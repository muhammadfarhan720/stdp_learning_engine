==> flow/design.v <==
`timescale 1ns/1ps
module CounterSync (
    input  logic        clk,
    input  logic        rst,
    input  logic        enable,
    output logic [4:0]  main_counter,   
    output logic [3:0]  counter1,       
    output logic [3:0]  counter2        
);
    logic [3:0] counter2_prev;  
    always_ff @(posedge clk)  begin
        if (rst) begin
            main_counter <= 0;
            counter2_prev <= 0;  
        end else if (enable) begin
            if (main_counter == 16) begin
                main_counter <= 0;
            end else begin
                main_counter <= main_counter + 1;
            end
            counter2_prev <= counter2;  
        end
    end
    always_comb begin
        if (main_counter == 0) begin
            counter1 = 0;
        end
        else begin
            counter1 = main_counter - 1;
        end
        if (counter1 == 0) begin
            if ((main_counter == 0 || main_counter == 1) && counter2_prev == 0) begin
                counter2 = 0;
            end else if (main_counter == 0 && counter2_prev == 14) begin
                counter2 = 15;
            end else if (main_counter == 1 && counter2_prev == 15) begin
                counter2 = 0;
            end else begin
                counter2 = counter2_prev;  
            end
        end else begin
            counter2 = counter1 - 1;
        end
    end
endmodule
# Step by step through the tools: CounterSync
# What the tools print for CounterSync, step after step.
# Lines are those of the file above, counted from 1.
# Library cell names are shortened.
# The mark -- stands for no value.
[setup]
top = "CounterSync"
clk_port = "clk"
lib = "sky130hd"
lib_corner = "tt_025C_1v80"

# After elaboration
# Source: Yosys, flattened and elaborated, memories not mapped. Widths are those after wreduce; folded enables and synchronous resets count as part of the registers. Registers that Yosys merges into a memory's read port (data or address) are not register bits. Print and check cells do not count. Equal cells are merged and count once.
[word_totals]
out_inout_bits = 13
input_bits = 3
register_bits = 9
word_cells = 22
[classes]
n_reduce_logical = 7
n_eq = 4
n_mux = 6
n_addsub = 3
[op_table]
columns = ["operator", "count"]
rows = [
  ["2-to-1 mux 4 bit", 5],
  ["subtractor 4 x 1 -> 4 bit (second input constant)", 2],
  ["== test 4 bit (second input constant)", 2],
  ["logical NOT 4 bit", 2],
  ["adder 5 x 1 -> 5 bit (second input constant)", 1],
  ["== test 5 x 1 -> 1 bit (second input constant)", 1],
  ["== test 5 bit (second input constant)", 1],
  ["logical NOT 5 bit", 1],
  ["2-to-1 mux 5 bit", 1],
  ["logical AND 1 bit", 3],
  ["logical OR 1 bit", 1],
]

# Depth
# Depth = most cells in a row (Yosys ltp): at word level without a register or memory, in the mapped netlist without a sequential cell, where the memories' decode and read muxes count.
[depth]
depth_word = 6
ABC_AREA = 0
depth_mapped = 11
depth_no_buf = 10

# Synthesis result
# The flow's flattened synthesis, as Yosys stat reports it; memories are mapped. The netlist is that of the ABC_AREA named above (0 if unset); the other value can give another one.
[mapped]
seqArea_um2 = 180.2
cell_count = 82
area_um2 = 673.1
buf_cells = 3
ff_cells = 9
[by_type]
columns = ["cell", "count", "type_area_um2"]
rows = [
  ["dfxtp_1", 9, 180.173],
  ["ha_1", 5, 62.56],
  ["nor2_1", 11, 41.29],
  ["inv_1", 10, 37.536],
  ["xnor2_1", 3, 26.275],
  ["nor4b_4", 1, 23.773],
  ["a21oi_1", 4, 20.019],
  ["nor4_1", 3, 18.768],
  ["o32ai_1", 2, 17.517],
  ["xor2_1", 2, 17.517],
  ["nor3_4", 1, 16.266],
  ["nor3_1", 3, 15.014],
  ["a31oi_1", 2, 12.512],
  ["nand2b_1", 2, 12.512],
  ["nand4_1", 2, 12.512],
  ["o22ai_1", 2, 12.512],
  ["or2_2", 2, 12.512],
  ["buf_6", 1, 11.261],
]
# Other cell types: 15; their cells: 17.

# Timing after synthesis
# Source: OpenSTA report_checks on the synthesized netlist (no wires, ideal clock, input and output delay 20% of the period each), path of least setup slack; recovery checks are left aside. Register names are those of the netlist, which keeps one name where synthesis merged equal registers.
[synth_path]
kind = "register -> output"
start = "reg main_counter[0]"
end = "out counter2[2]"
period_ns = 3.91
arrival_time_ns = 2.264
path_delay_ns = 2.264
path_buffers = 1
slack_ns = 0.864
out_delay_ns = 0.782
path_stages = 12
t_required_ns = 3.128
t_first_pin_ns = 0.000
period_less_setup_slack_ns = 3.046
# "path_delay_ns" = arrival - input delay + setup time.
# At an output port there is no setup time.
# "path_stages" counts driving pins, that of a launching flip-flop among them; a cell with two outputs on the path counts twice.
# "period_less_setup_slack_ns" is the clock period less the worst setup slack; recovery checks do not enter. This is arithmetic on one report: input and output delays are still those of the set period (20% each).
# A register here has more assigning lines than the two given.
[synth_via]
cell_sequence = "dfxtp_1 -> buf_2 -> inv_1 -> ha_1 -> nor4b_4 -> nor2_1 -> inv_1 -> ha_1 -> o21ai_2 -> nor3_4 -> nand2_1 -> o21ai_0"
cone_cells = 14
cone_classes = "add/sub (2); eq/ne (1); mux (5); reduce/logical (6)"
[synth_rtl]
columns = ["item", "line", "text"]
rows = [
  ["start, declared", 6, "output logic [4:0]  main_counter,"],
  ["start, assigned", 13, "main_counter <= 0;"],
  ["start, assigned", 19, "main_counter <= main_counter + 1;"],
  ["end, declared", 8, "output logic [3:0]  counter2"],
]
# No chain of elaborated cells between the ends is given.
# Some nets on the timed path still bear RTL names; the line given drives or declares the net.
[synth_nets]
columns = ["net", "line", "text"]
rows = [
  ["counter1[0]", 25, "if (main_counter == 0) begin"],
]

# Path in the finished layout
# From the final timing report of run 1: the path of least setup slack in the routed layout; clock arrival at registers is part of the times.
[layout_path]
kind = "register -> output"
start = "reg main_counter[0]"
end = "out counter2[3]"
slack_ns = 0.47
out_delay_ns = 0.86
path_stages = 12
t_first_pin_ns = 0.26
period_ns = 4.29
arrival_time_ns = 2.96
path_buffers = 1
t_required_ns = 3.43
# Between the ends stands the longest chain of elaborated cells between them, by number of cells; it is not shown to be the way that was timed. Of several equally long chains one is given.
# A line is the first line of the expression or statement that the cell stems from. Yosys adds cells for indexed reads and writes and turns some case tables into memories.
# A register here has more assigning lines than the two given.
[layout_via]
cell_sequence = "dfxtp_1 -> inv_1 -> ha_1 -> nor4b_4 -> nor2_1 -> inv_1 -> ha_1 -> o21ai_2 -> nor3_4 -> nand2_1 -> o21ai_0 -> clkdlybuf4s50_1"
elab_chain_len = 6
cone_cells = 14
cone_classes = "add/sub (2); eq/ne (1); mux (5); reduce/logical (6)"
[layout_rtl]
columns = ["item", "line", "text"]
rows = [
  ["start, declared", 6, "output logic [4:0]  main_counter,"],
  ["start, assigned", 13, "main_counter <= 0;"],
  ["start, assigned", 19, "main_counter <= main_counter + 1;"],
  ["== test 5 x 1 -> 1 bit", 36, "end else if (main_counter == 1 && counter2_prev == 15) begin"],
  ["logical AND 1 bit", 36, ""],
  ["2-to-1 mux 4 bit", 36, ""],
  ["2-to-1 mux 4 bit", 34, "end else if (main_counter == 0 && counter2_prev == 14) begin"],
  ["2-to-1 mux 4 bit", 32, "if ((main_counter == 0 || main_counter == 1) && counter2_prev == 0) begin"],
  ["2-to-1 mux 4 bit", 31, "if (counter1 == 0) begin"],
  ["end, declared", 8, "output logic [3:0]  counter2"],
]

# Settings and measured results of 2 stored flow runs for module CounterSync (sky130hd), not sorted in any way. The constraints put input and output delay at 20% of the set period each and load the outputs with 0.01 pF.
# "achieved_period_ns" is the run's clock period less its worst setup slack. It is reckoned from that one timing run; input and output delays stay at 20% of the period that was set.
# "worst_path_ns" = time allowed to the worst setup path (clock period - input delay - output delay, where it has them) - its slack; a late launch clock adds to it, a late capture clock takes from it.
# By "final_power_uw" is meant OpenSTA's value without simulated activity: inputs other than the clock are taken to toggle once in ten clock periods, and the tool carries that through the logic.

[[run]]
name = "run 1"
[run.settings]
period_ns = 4.29
CORE_UTILIZATION = 29
SETUP_SLACK_MARGIN = 0.03
PLACE_DENSITY_LB_ADDON = 0.24
HOLD_SLACK_MARGIN = 0.12
ABC_AREA = 0
CAP_MARGIN = 35
SLEW_MARGIN = 10
MIN_ROUTING_LAYER = "met1"
MAX_ROUTING_LAYER = "met4"
CORE_MARGIN = 2
[run.results]
worst_path_ns = 2.96
path_kind = "register -> output"
timing.setup.ws_ns = 0.474
synth_chip_area_um2 = 673.1
setup_tns_ns = 0.000
design_die_area_um2 = 2722.8
post_route_util_pct = 39.8
layout_stdcell_area_um2 = 879.6
holdWs_ns = 0.520
achieved_period_ns = 3.816
final_power_uw = 335.7

[[run]]
name = "run 2"
[run.settings]
period_ns = 4.81
CAP_MARGIN = 20
CORE_MARGIN = 2
CORE_UTILIZATION = 40
SLEW_MARGIN = 20
[run.results]
synth_chip_area_um2 = 673.1
worst_path_ns = 3.02
path_kind = "register -> output"
design_die_area_um2 = 2026.8
final_power_uw = 294.5
timing.setup.ws_ns = 0.831
holdWs_ns = 0.518
achieved_period_ns = 3.979
layout_stdcell_area_um2 = 849.6
setup_tns_ns = 0.000
post_route_util_pct = 55.1
