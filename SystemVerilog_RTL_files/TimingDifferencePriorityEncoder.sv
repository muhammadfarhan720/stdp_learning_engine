==> flow/design.v <==
module TimingDifferencePriorityEncoder (
    input  logic        clk, rst,                
    input  logic  [15:0] PostSynapticNeuron,     
    input  logic  [15:0] PreSynapticNeuron,      
    output logic  [3:0] TimingDifference,        
    output logic        SignedFlag               
);
    logic [15:0] data_reg;
    always_ff @(posedge clk) begin
        if (rst) begin
            data_reg <= 16'b0;
            SignedFlag <= 0;  
        end else begin
            if (PostSynapticNeuron[15] == 1) begin
                data_reg <= PreSynapticNeuron;
                SignedFlag <= 0;  
            end else if (PreSynapticNeuron[15] == 1) begin
                data_reg <= PostSynapticNeuron;
                SignedFlag <= 1;  
            end 
        end
    end
    always_comb begin
        unique casez(data_reg)
            16'b1???????????????: TimingDifference = 4'd0;  
            16'b01??????????????: TimingDifference = 4'd1;  
            16'b001?????????????: TimingDifference = 4'd2;  
            16'b0001????????????: TimingDifference = 4'd3;  
            16'b00001???????????: TimingDifference = 4'd4;  
            16'b000001??????????: TimingDifference = 4'd5;  
            16'b0000001?????????: TimingDifference = 4'd6;  
            16'b00000001????????: TimingDifference = 4'd7;  
            16'b000000001???????: TimingDifference = 4'd8;  
            16'b0000000001??????: TimingDifference = 4'd9;  
            16'b00000000001?????: TimingDifference = 4'd10;  
            16'b000000000001????: TimingDifference = 4'd11;  
            16'b0000000000001???: TimingDifference = 4'd12;  
            16'b00000000000001??: TimingDifference = 4'd13;  
            16'b000000000000001?: TimingDifference = 4'd14;  
            16'b0000000000000001: TimingDifference = 4'd15;  
            default:              TimingDifference = 4'd0;  
        endcase 
    end
endmodule
Step by step through the tools: TimingDifferencePriorityEncoder
What the tools print for TimingDifferencePriorityEncoder, step after step.
Lines are those of the file above, counted from 1.
The mark - stands for no value.

set-up
  top = TimingDifferencePriorityEncoder
  clock input = clk
  standard-cell library = sky130hd
  corner = tt_025C_1v80

Word level
Counts by Yosys on the flattened word-level netlist (proc, flatten, opt, wreduce; memories kept). Register bits leave out memories and registers merged into their read ports (data or address). Print and check cells are left out. Cells with the same type and inputs are merged into one.

operators by class
  multiplexer cells = 3
  reduce/logical cells = 2
  equality and inequality tests = 15

operators with widths
  cell                                           number
  parallel mux 4 bit (select 15 bit)             1
  two-way mux 16 bit                             2
  equality test 16 x 1 -> 1 bit with constant B  1
  equality test 15 x 1 -> 1 bit with constant B  1
  equality test 14 x 1 -> 1 bit with constant B  1
  equality test 13 x 1 -> 1 bit with constant B  1
  equality test 12 x 1 -> 1 bit with constant B  1
  equality test 11 x 1 -> 1 bit with constant B  1
  equality test 10 x 1 -> 1 bit with constant B  1
  equality test 9 x 1 -> 1 bit with constant B   1
  equality test 8 x 1 -> 1 bit with constant B   1
  equality test 7 x 1 -> 1 bit with constant B   1
  equality test 6 x 1 -> 1 bit with constant B   1
  equality test 5 x 1 -> 1 bit with constant B   1
  equality test 4 x 1 -> 1 bit with constant B   1
  equality test 3 x 1 -> 1 bit with constant B   1
  equality test 2 x 1 -> 1 bit with constant B   1
  nonzero test 2 bit                             1
  OR reduction 2 bit                             1

storage and ports
  cells after elaboration = 22
  output and inout bits = 5
  register bits = 17
  input port bits = 34

Longest topological paths
Depth = most cells in a row (Yosys ltp): at word level without a register or memory, in the mapped netlist without a sequential cell, where the memories' decode and read muxes count.

logic depth
  word-level depth = 2
  ABC_AREA = 0
  depth in mapped cells = 6
  depth with buffers taken out = 4

Synthesis result
Source: synth_stat.txt of the flow (Yosys; design flattened, memories mapped). It holds for the ABC_AREA given above (unset counts as 0); a run with the other value may have another netlist.

cells by type
  type                        number  area in all (µm²)
  sky130_fd_sc_hd__dfxtp_1    17      340.326
  sky130_fd_sc_hd__mux2i_1    15      150.144
  sky130_fd_sc_hd__nor2_1     38      142.637
  sky130_fd_sc_hd__a21oi_1    17      85.082
  sky130_fd_sc_hd__nor4_2     2       25.024
  sky130_fd_sc_hd__clkbuf_1   5       18.768
  sky130_fd_sc_hd__o32ai_2    1       16.266
  sky130_fd_sc_hd__nor4b_2    1       15.014
  sky130_fd_sc_hd__nand2b_1   2       12.512
  sky130_fd_sc_hd__nor4_1     2       12.512
  sky130_fd_sc_hd__buf_6      1       11.261
  sky130_fd_sc_hd__nand2_1    3       11.261
  sky130_fd_sc_hd__a2111oi_1  1       10.01
  sky130_fd_sc_hd__nor3_1     2       10.01
  sky130_fd_sc_hd__o31a_1     1       8.758
  sky130_fd_sc_hd__o32ai_1    1       8.758
  sky130_fd_sc_hd__a211oi_1   1       7.507
  sky130_fd_sc_hd__a21boi_1   1       7.507

Other cell types: 6; their cells: 7.

synthesis totals
  cell area after synthesis = 930.9 µm²
  buffers = 8
  cell count = 118
  flip-flops = 17
  sequential part of the area = 340.3 µm²

Path before layout
OpenSTA on the mapped netlist: ideal clock, no wires. The path of least setup slack (recovery checks aside). Input and output delay are each 20% of the period. Register names are those of the netlist, which keeps one name where synthesis merged equal registers.

timing path after synthesis
  kind = register to output
  start = register data_reg[12]
  end = output port TimingDifference[3]
  path delay = 1.199 ns
  data required time = 1.400 ns
  time at the first pin = 0.000 ns
  data arrival time = 1.199 ns
  stages = 4
  path slack = 0.201 ns
  external output delay = 0.350 ns
  clock period = 1.75 ns
  buffers on the path = 0
  period reached after synthesis = 1.549 ns

"path delay" is the arrival time less input delay plus setup time.
At an output port there is no setup time.
"stages": output pins that drive a net of the path, with the launching flip-flop's if there is one; two outputs of one cell count as two.
"period reached after synthesis" = period - worst setup slack (recovery checks aside). The figure is calculated, with input and output delays left at 20% of the set period.
Between the ends stands the longest chain of elaborated cells between them, by number of cells; it is not shown to be the way that was timed. Of several equally long chains one is given.
Each line given opens the expression or statement behind the cell; cells for indexed reads and writes are added by Yosys, which also makes memories of some case tables.
At most two assigning lines are given for a register; there are more.

on the way, after synthesis
  path through = sky130_fd_sc_hd__dfxtp_1 > sky130_fd_sc_hd__nor4_2 > sky130_fd_sc_hd__nand2_1 > sky130_fd_sc_hd__a2111oi_1
  cells in the longest elaborated chain = 2
  elaborated cells on any way between the ends = 14
  RTL lines with such cells = 1
  classes of those cells = eq/ne (13); mux (1)

RTL lines, path after synthesis
  what                                line  RTL
  from (decl)                         8     logic [15:0] data_reg;
  from (assign)                       15    data_reg <= PreSynapticNeuron;
  from (assign)                       18    data_reg <= PostSynapticNeuron;
  equality test 16 x 1 -> 1 bit       24    unique casez(data_reg)
  parallel mux 4 bit (select 15 bit)  24
  to (decl)                           5     output logic  [3:0] TimingDifference,

Worst path after layout
From the final timing report of run 1: the path of least setup slack in the routed layout; clock arrival at registers is part of the times.

timing path post-layout
  kind = register to output
  start = register data_reg[1]
  end = output port TimingDifference[0]
  stages = 6
  path slack = -0.16 ns
  data required time = 1.43 ns
  buffers on the path = 1
  time at the first pin = 0.29 ns
  data arrival time = 1.59 ns
  external output delay = 0.36 ns
  clock period = 1.79 ns

Between the ends stands the longest chain of elaborated cells between them, by number of cells; it is not shown to be the way that was timed. Of several equally long chains one is given.
At most two assigning lines are given for a register; there are more.

on the way, post-layout
  path through = sky130_fd_sc_hd__dfxtp_2 > sky130_fd_sc_hd__nor4b_4 > sky130_fd_sc_hd__nor3_2 > sky130_fd_sc_hd__o31a_1 > sky130_fd_sc_hd__o32ai_2 > sky130_fd_sc_hd__buf_2
  cells in the longest elaborated chain = 2
  elaborated cells on any way between the ends = 3
  RTL lines with such cells = 1
  classes of those cells = eq/ne (2); mux (1)

RTL lines, path post-layout
  what                                line  RTL
  from (decl)                         8     logic [15:0] data_reg;
  from (assign)                       15    data_reg <= PreSynapticNeuron;
  from (assign)                       18    data_reg <= PostSynapticNeuron;
  equality test 16 x 1 -> 1 bit       24    unique casez(data_reg)
  parallel mux 4 bit (select 15 bit)  24
  to (decl)                           5     output logic  [3:0] TimingDifference,

Stored flow runs of TimingDifferencePriorityEncoder (2 of them; Yosys, OpenROAD, sky130hd). They differ in their settings and are not a sequence. Constraints: input delay and output delay 20% of the set period each, output load 0.01 pF.
"achieved period": clock period set for the run, less the worst setup slack. It is reckoned from that one timing run; input and output delays stay at 20% of the period that was set.
Among the settings, n/a means not set for that run.

item                                     run 1   run 2
period_ns                                1.79    2.9
CORE_UTILIZATION                         42      46
SETUP_SLACK_MARGIN                       0.13    n/a
PLACE_DENSITY_LB_ADDON                   0.09    n/a
CORE_ASPECT_RATIO                        0.81    0.9
CORE_MARGIN                              8       2
GPL_TIMING_DRIVEN                        1       n/a
CTS_CLUSTER_SIZE                         83      99
CAP_MARGIN                               25      20
MIN_ROUTING_LAYER                        met1    n/a
SLEW_MARGIN                              20      20
MAX_ROUTING_LAYER                        n/a     met4
standard-cell area after routing (µm²)   1570.3  1345.0
lowest setup slack (ns)                  -0.157  0.229
summed negative setup slack (ns)         -0.429  0.000
die footprint (µm²)                      3987.2  2400.0
achieved period (ns)                     1.947   2.671
chip area after synthesis (Yosys) (µm²)  930.9   930.9
